==> flow/design.v <==
`timescale 1 s / 100 ms
module traf(ms_1, ms_2, ss_1, ss_2, wm, ws, turn_ms_sensor, walk_ms_sensor, walk_ss_sensor, CLK, RST);
	output reg [4:0] ms_1, ms_2;
	output reg [2:0] ss_1, ss_2;
	output reg wm, ws;
	input turn_ms_sensor, walk_ms_sensor, walk_ss_sensor;
	input CLK, RST;
	parameter MAIN_RED = 5'b00100;
	parameter MAIN_YELLOW = 5'b00010;
	parameter MAIN_GREEN = 5'b00001;
	parameter MAIN_YELLOW_ARROW = 5'b01000;
	parameter MAIN_GREEN_ARROW = 5'b10000;
	parameter SIDE_RED = 3'b100;
	parameter SIDE_YELLOW = 3'b010;
	parameter SIDE_GREEN = 3'b001;
	parameter S0 = 4'b0000;		 
	parameter S1 = 4'b0001;		 
	parameter S2 = 4'b0010;		 
	parameter S3 = 4'b0011;		 
	parameter S4 = 4'b0100;		 
	parameter S5 = 4'b0101;		 
	parameter S6 = 4'b0110;		 
	parameter S7 = 4'b0111;		 
	parameter S8 = 4'b1000;  	 
	parameter S9 = 4'b1001;		 
	parameter S10= 4'b1010;		 
	reg [3:0] state;
	reg [3:0] next_state;
	always @(posedge CLK)
		if(RST)
			state <= S0;  
		else
			state <= next_state;
	always @(state) begin
		ms_1 = MAIN_RED; ms_2 = MAIN_RED;
		ss_1 = SIDE_RED; ss_2 = SIDE_RED;
		wm = 0; ws = 0; 
		case(state)
			S0: begin
					ms_1 = MAIN_RED;
					ms_2 = MAIN_RED;
					ss_1 = SIDE_RED;
					ss_2 = SIDE_RED;
					wm = 0;
					ws = 0;
				end
			S1: begin
					ms_1 = MAIN_GREEN;
					ms_2 = MAIN_GREEN;
					ss_1 = SIDE_RED;
					ss_2 = SIDE_RED;
					wm = 0;
					ws = 0;
				end
			S2: begin
					ms_1 = MAIN_YELLOW;
					ms_2 = MAIN_YELLOW;
					ss_1 = SIDE_RED;
					ss_2 = SIDE_RED;
					wm = 0;
					ws = 0;
				end
			S3: begin
					ms_1 = MAIN_RED;
					ms_2 = MAIN_RED;
					ss_1 = SIDE_RED;
					ss_2 = SIDE_RED;
					wm = 0;
					ws = 0;
				end
			S4: begin
					ms_1 = MAIN_RED;
					ms_2 = MAIN_RED;
					ss_1 = SIDE_GREEN;
					ss_2 = SIDE_GREEN;
					wm = 0;
					ws = 0;
				end
			S5: begin
					ms_1 = MAIN_RED;
					ms_2 = MAIN_RED;
					ss_1 = SIDE_YELLOW;
					ss_2 = SIDE_YELLOW;
					wm = 0;
					ws = 0;
				end
			S6: begin 
					ms_1 = MAIN_RED;	
					ms_2 = MAIN_RED;
					ss_1 = SIDE_RED;
					ss_2 = SIDE_RED;
					wm = 0;
					ws = 0;
				end
			S7: begin
					ms_1 = MAIN_GREEN_ARROW;
					ms_2 = MAIN_GREEN_ARROW;
					ss_1 = SIDE_RED;
					ss_2 = SIDE_RED;
					wm = 0;
					ws = 0;
				end
			S8: begin
					ms_1 = MAIN_YELLOW_ARROW;
					ms_2 = MAIN_YELLOW_ARROW;
					ss_1 = SIDE_RED;
					ss_2 = SIDE_RED;
					wm = 0;
					ws = 0;
				end
			S9: begin
					ms_1 = MAIN_GREEN;
					ms_2 = MAIN_GREEN;
					ss_1 = SIDE_RED;
					ss_2 = SIDE_RED;
					ws = 1;
					wm = 0;
					#10; ws = 0;
				end
			S10: begin
					ms_1 = MAIN_RED;
					ms_2 = MAIN_RED;
					ss_1 = SIDE_GREEN;
					ss_2 = SIDE_GREEN;
					ws = 0;
					wm = 1;
					#10; wm = 0;
				end
		endcase
	end
	always @(state or turn_ms_sensor or walk_ms_sensor or walk_ss_sensor) begin
		case (state)
			S0: begin
					#5;
					if (walk_ss_sensor)
						next_state = S9;
					else
						next_state = S1;
				end
			S1: begin
					#40;
					next_state = S2;
				end
			S2: begin
					#5;
					next_state = S3;
				end
			S3: begin
					#5;
					if(walk_ms_sensor)
						next_state = S10;
					else
						next_state = S4;
				end
			S4: begin
					#30;
					next_state = S5;
				end
			S5: begin
					#5;
					if(turn_ms_sensor)
						next_state = S6;
					else
						next_state = S0; 
				end
			S6: begin
					#5;
					next_state = S7;
				end
			S7: begin
					#20;
					next_state = S8;
				end
			S8: begin
					#5;
					next_state = S0;
				end
			S9: begin
					#40;
					next_state = S2;
				end
			S10: begin
					#30;
					next_state = S5;
				end
			default: next_state = S0;
		endcase
	end
endmodule
# Reports on traf

The steps from the RTL of traf to its reports follow in flow order.
Line numbers count from 1 in the design file above.
The mark n/a stands for no value.

Top module: traf
Clock: CLK
Cell library: sky130hd
Timing corner: tt_025C_1v80

# After elaboration

Source: Yosys, flattened and elaborated, memories not mapped. Widths are those after wreduce. Print and check cells do not count. Equal cells are merged and count once.
Yosys's memory passes give these memory sizes; they may raise the number of words (mostly to a power of two), join words into wider ones and drop unused or constant bits.

Mux-type cells: 5
Reductions and logical operators: 3
Equal/unequal tests: 9

Operator list:

| cell                                                     | count |
| 4-bit case mux with 8-bit select                         | 1 |
| 4-bit by 3-bit == test with 1-bit output with constant B | 4 |
| 4-bit two-way mux                                        | 3 |
| 4-bit by 2-bit == test with 1-bit output with constant B | 2 |
| 4-bit == test with constant B                            | 2 |
| 2-bit OR reduction                                       | 2 |
| 4-bit by 1-bit == test with 1-bit output with constant B | 1 |
| 4-bit logical NOT                                        | 1 |
| 3-bit two-way mux                                        | 1 |

Word-level cells: 19
ROM bits: 256
Flip-flop bits (word level): 4
Clocked read ports x word width: 16
Output and inout port bits: 18
Memory cells: 1

Memory list:

| memory          | depth | width | read ports | write ports | line | source |
| (no name shown) | 16    | 16    | 1          | 0           | 38   | `case(state)` |

# Logic depth

Longest topological path by Yosys (ltp), each cell counted once; first at word level (registers and memories cut), then after technology mapping (sequential cells cut; the memories' decode and read muxes count).

Depth in word-level cells: 4
ABC_AREA: 0
Mapped depth: 9
Gate-level depth less buffers: 8

# After synthesis

Yosys stat after the flow's synthesis: flattened, memories mapped to cells. It holds for the ABC_AREA given above (unset counts as 0); a run with the other value may have another netlist.
The area totals of this step are shown rounded.

Cell types:

| cell type                 | count | area in all (µm²) |
| sky130_fd_sc_hd__dfxtp_1  | 12    | 240.23 |
| sky130_fd_sc_hd__buf_4    | 10    | 75.072 |
| sky130_fd_sc_hd__ha_1     | 5     | 62.56 |
| sky130_fd_sc_hd__buf_6    | 2     | 22.522 |
| sky130_fd_sc_hd__and2_1   | 3     | 18.768 |
| sky130_fd_sc_hd__and3_1   | 3     | 18.768 |
| sky130_fd_sc_hd__inv_1    | 5     | 18.768 |
| sky130_fd_sc_hd__nand2b_1 | 3     | 18.768 |
| sky130_fd_sc_hd__a21oi_4  | 1     | 16.266 |
| sky130_fd_sc_hd__a211oi_1 | 2     | 15.014 |
| sky130_fd_sc_hd__a22oi_1  | 2     | 15.014 |
| sky130_fd_sc_hd__nor2_1   | 4     | 15.014 |
| sky130_fd_sc_hd__o21ai_0  | 3     | 15.014 |
| sky130_fd_sc_hd__or4b_4   | 1     | 13.763 |
| sky130_fd_sc_hd__nor2b_1  | 2     | 12.512 |
| sky130_fd_sc_hd__a311o_1  | 1     | 10.01 |
| sky130_fd_sc_hd__a22o_1   | 1     | 8.758 |
| sky130_fd_sc_hd__a311oi_1 | 1     | 8.758 |

Not listed: further types 11, cells in them 11.

Cell count: 72
Synthesis area: 682 µm²
Flip-flop cells: 12

# Worst setup path after synthesis

Source: OpenSTA report_checks on the synthesized netlist (no wires, ideal clock, input and output delay 20% of the period each), path of least setup slack; recovery checks are left aside. Register names are those of the netlist, which keeps one name where synthesis merged equal registers.

Path type: in2reg
Start: input turn_ms_sensor
End: register (no name shown)
Launch time at the first pin: 0.780 ns
Arrival time: 1.893 ns
Data required time: 3.783 ns
Setup time: 0.117 ns
External input delay: 0.780 ns
Clock period: 3.9 ns
Setup slack: 1.890 ns
Driving pins on the path: 8
Delay of the path: 1.230 ns
Period reached after synthesis: 2.01 ns

"delay of the path" = arrival - input delay + setup time.
"driving pins on the path": output pins that drive a net of the path, with the launching flip-flop's if there is one; two outputs of one cell count as two.
"period reached after synthesis" = period - worst setup slack (recovery checks aside). The figure is calculated, with input and output delays left at 20% of the set period.
The rows between start and end are the longest chain of elaborated cells between them; the timing report does not say that the signal goes this way. Where chains are equally long, one stands for them.
Each line given opens the expression or statement behind the cell; cells for indexed reads and writes are added by Yosys, which also makes memories of some case tables.

Cells stage by stage: sky130_fd_sc_hd__inv_1 sky130_fd_sc_hd__nor4b_1 sky130_fd_sc_hd__a311oi_1 sky130_fd_sc_hd__nor2_1 sky130_fd_sc_hd__inv_1 sky130_fd_sc_hd__ha_1 sky130_fd_sc_hd__a22oi_1 sky130_fd_sc_hd__nor2_1
Length of the longest elaborated chain: 3

Ends and longest elaborated chain, post-synthesis:

| element                          | line | source |
| start: declaration               | 6    | `input turn_ms_sensor, walk_ms_sensor, walk_ss_sensor;` |
| 3-bit two-way mux                | 161  | `if(turn_ms_sensor)` |
| 4-bit case mux with 8-bit select | 132  | `case (state)` |
| 4-bit two-way mux                | n/a  |  |

# Path in the finished layout

From the final timing report of run 1: the path of least setup slack in the routed layout; clock arrival at registers is part of the times.

Path type: reg2reg
Start: register state[0]
End: register (no name shown)
Arrival time: 1.79 ns
Launch time at the first pin: 0.27 ns
Setup time: 0.05 ns
Setup slack: -0.17 ns
Clock period: 1.41 ns
Data required time: 1.62 ns
Driving pins on the path: 7

The rows between start and end are the longest chain of elaborated cells between them; the timing report does not say that the signal goes this way. Where chains are equally long, one stands for them.

Cells stage by stage: sky130_fd_sc_hd__dfxtp_4 sky130_fd_sc_hd__buf_6 sky130_fd_sc_hd__or3b_4 sky130_fd_sc_hd__a21oi_4 sky130_fd_sc_hd__a31o_4 sky130_fd_sc_hd__and2_4 sky130_fd_sc_hd__and3_1
Length of the longest elaborated chain: 4

Ends and longest elaborated chain, post-layout:

| element                          | line | source |
| start: declaration               | 27   | `reg [3:0] state;` |
| start: assignment                | 31   | `state <= S0;` |
| start: assignment                | 33   | `state <= next_state;` |
| 4-bit == test                    | 132  | `case (state)` |
| 2-bit OR reduction               | n/a  |  |
| 4-bit case mux with 8-bit select | 132  |  |
| 4-bit two-way mux                | n/a  |  |

--- measured runs ---
Design traf on sky130hd. What follows are 2 stored runs of the flow, each under its own settings; their order means nothing. The constraints put input and output delay at 20% of the set period each and load the outputs with 0.01 pF.
"achieved period": clock period set for the run, less the worst setup slack. It is reckoned from that one timing run; input and output delays stay at 20% of the period that was set.
"time of the worst setup path" means the part of the period allowed to the worst setup path (the constraints hold back 20% at inputs and 20% at outputs) less its slack; where the path has registers, the arrival times of their clocks count too.
"total power of the final layout": no workload was simulated; the value follows from the tool's default switching activity.
Measured values are rounded.
Among the settings, -- means not set for that run.

| setting or result                     | run 1   | run 2  |
| period_ns                             | 1.41    | 2.52   |
| CORE_UTILIZATION                      | 27      | 42     |
| SETUP_SLACK_MARGIN                    | 0.42    | 0.16   |
| PLACE_DENSITY_LB_ADDON                | 0.19    | 0.2    |
| CORE_ASPECT_RATIO                     | 1.44    | --     |
| CELL_PAD_IN_SITES_GLOBAL_PLACEMENT    | 0       | --     |
| CELL_PAD_IN_SITES_DETAIL_PLACEMENT    | 0       | --     |
| TNS_END_PERCENT                       | 75      | --     |
| ABC_AREA                              | 0       | 0      |
| CTS_CLUSTER_DIAMETER                  | 27      | --     |
| SLEW_MARGIN                           | 10      | 20     |
| MAX_ROUTING_LAYER                     | met4    | --     |
| CAP_MARGIN                            | 20      | 5      |
| CORE_MARGIN                           | 2       | 2      |
| HOLD_SLACK_MARGIN                     | --      | 0.01   |
| GPL_ROUTABILITY_DRIVEN                | --      | 1      |
| CTS_CLUSTER_SIZE                      | --      | 85     |
| post-route worst hold slack (ns)      | 0.627   | 0.622  |
| time of the worst setup path (ns)     | 1.58    | 1.59   |
| class of the worst setup path         | reg2reg | in2reg |
| final setup TNS (ns)                  | -1.08   | 0.000  |
| total power of the final layout (µW)  | 1390    | 589    |
| post-route utilization (%)            | 51.7    | 56.6   |
| worst setup slack after layout (ns)   | -0.165  | 0.425  |
| synthesis area (µm²)                  | 682     | 682    |
| die size (µm²)                        | 2950    | 1960   |
| standard-cell area after layout (µm²) | 1220    | 852    |
| achieved period (ns)                  | 1.575   | 2.095  |
--- end ---
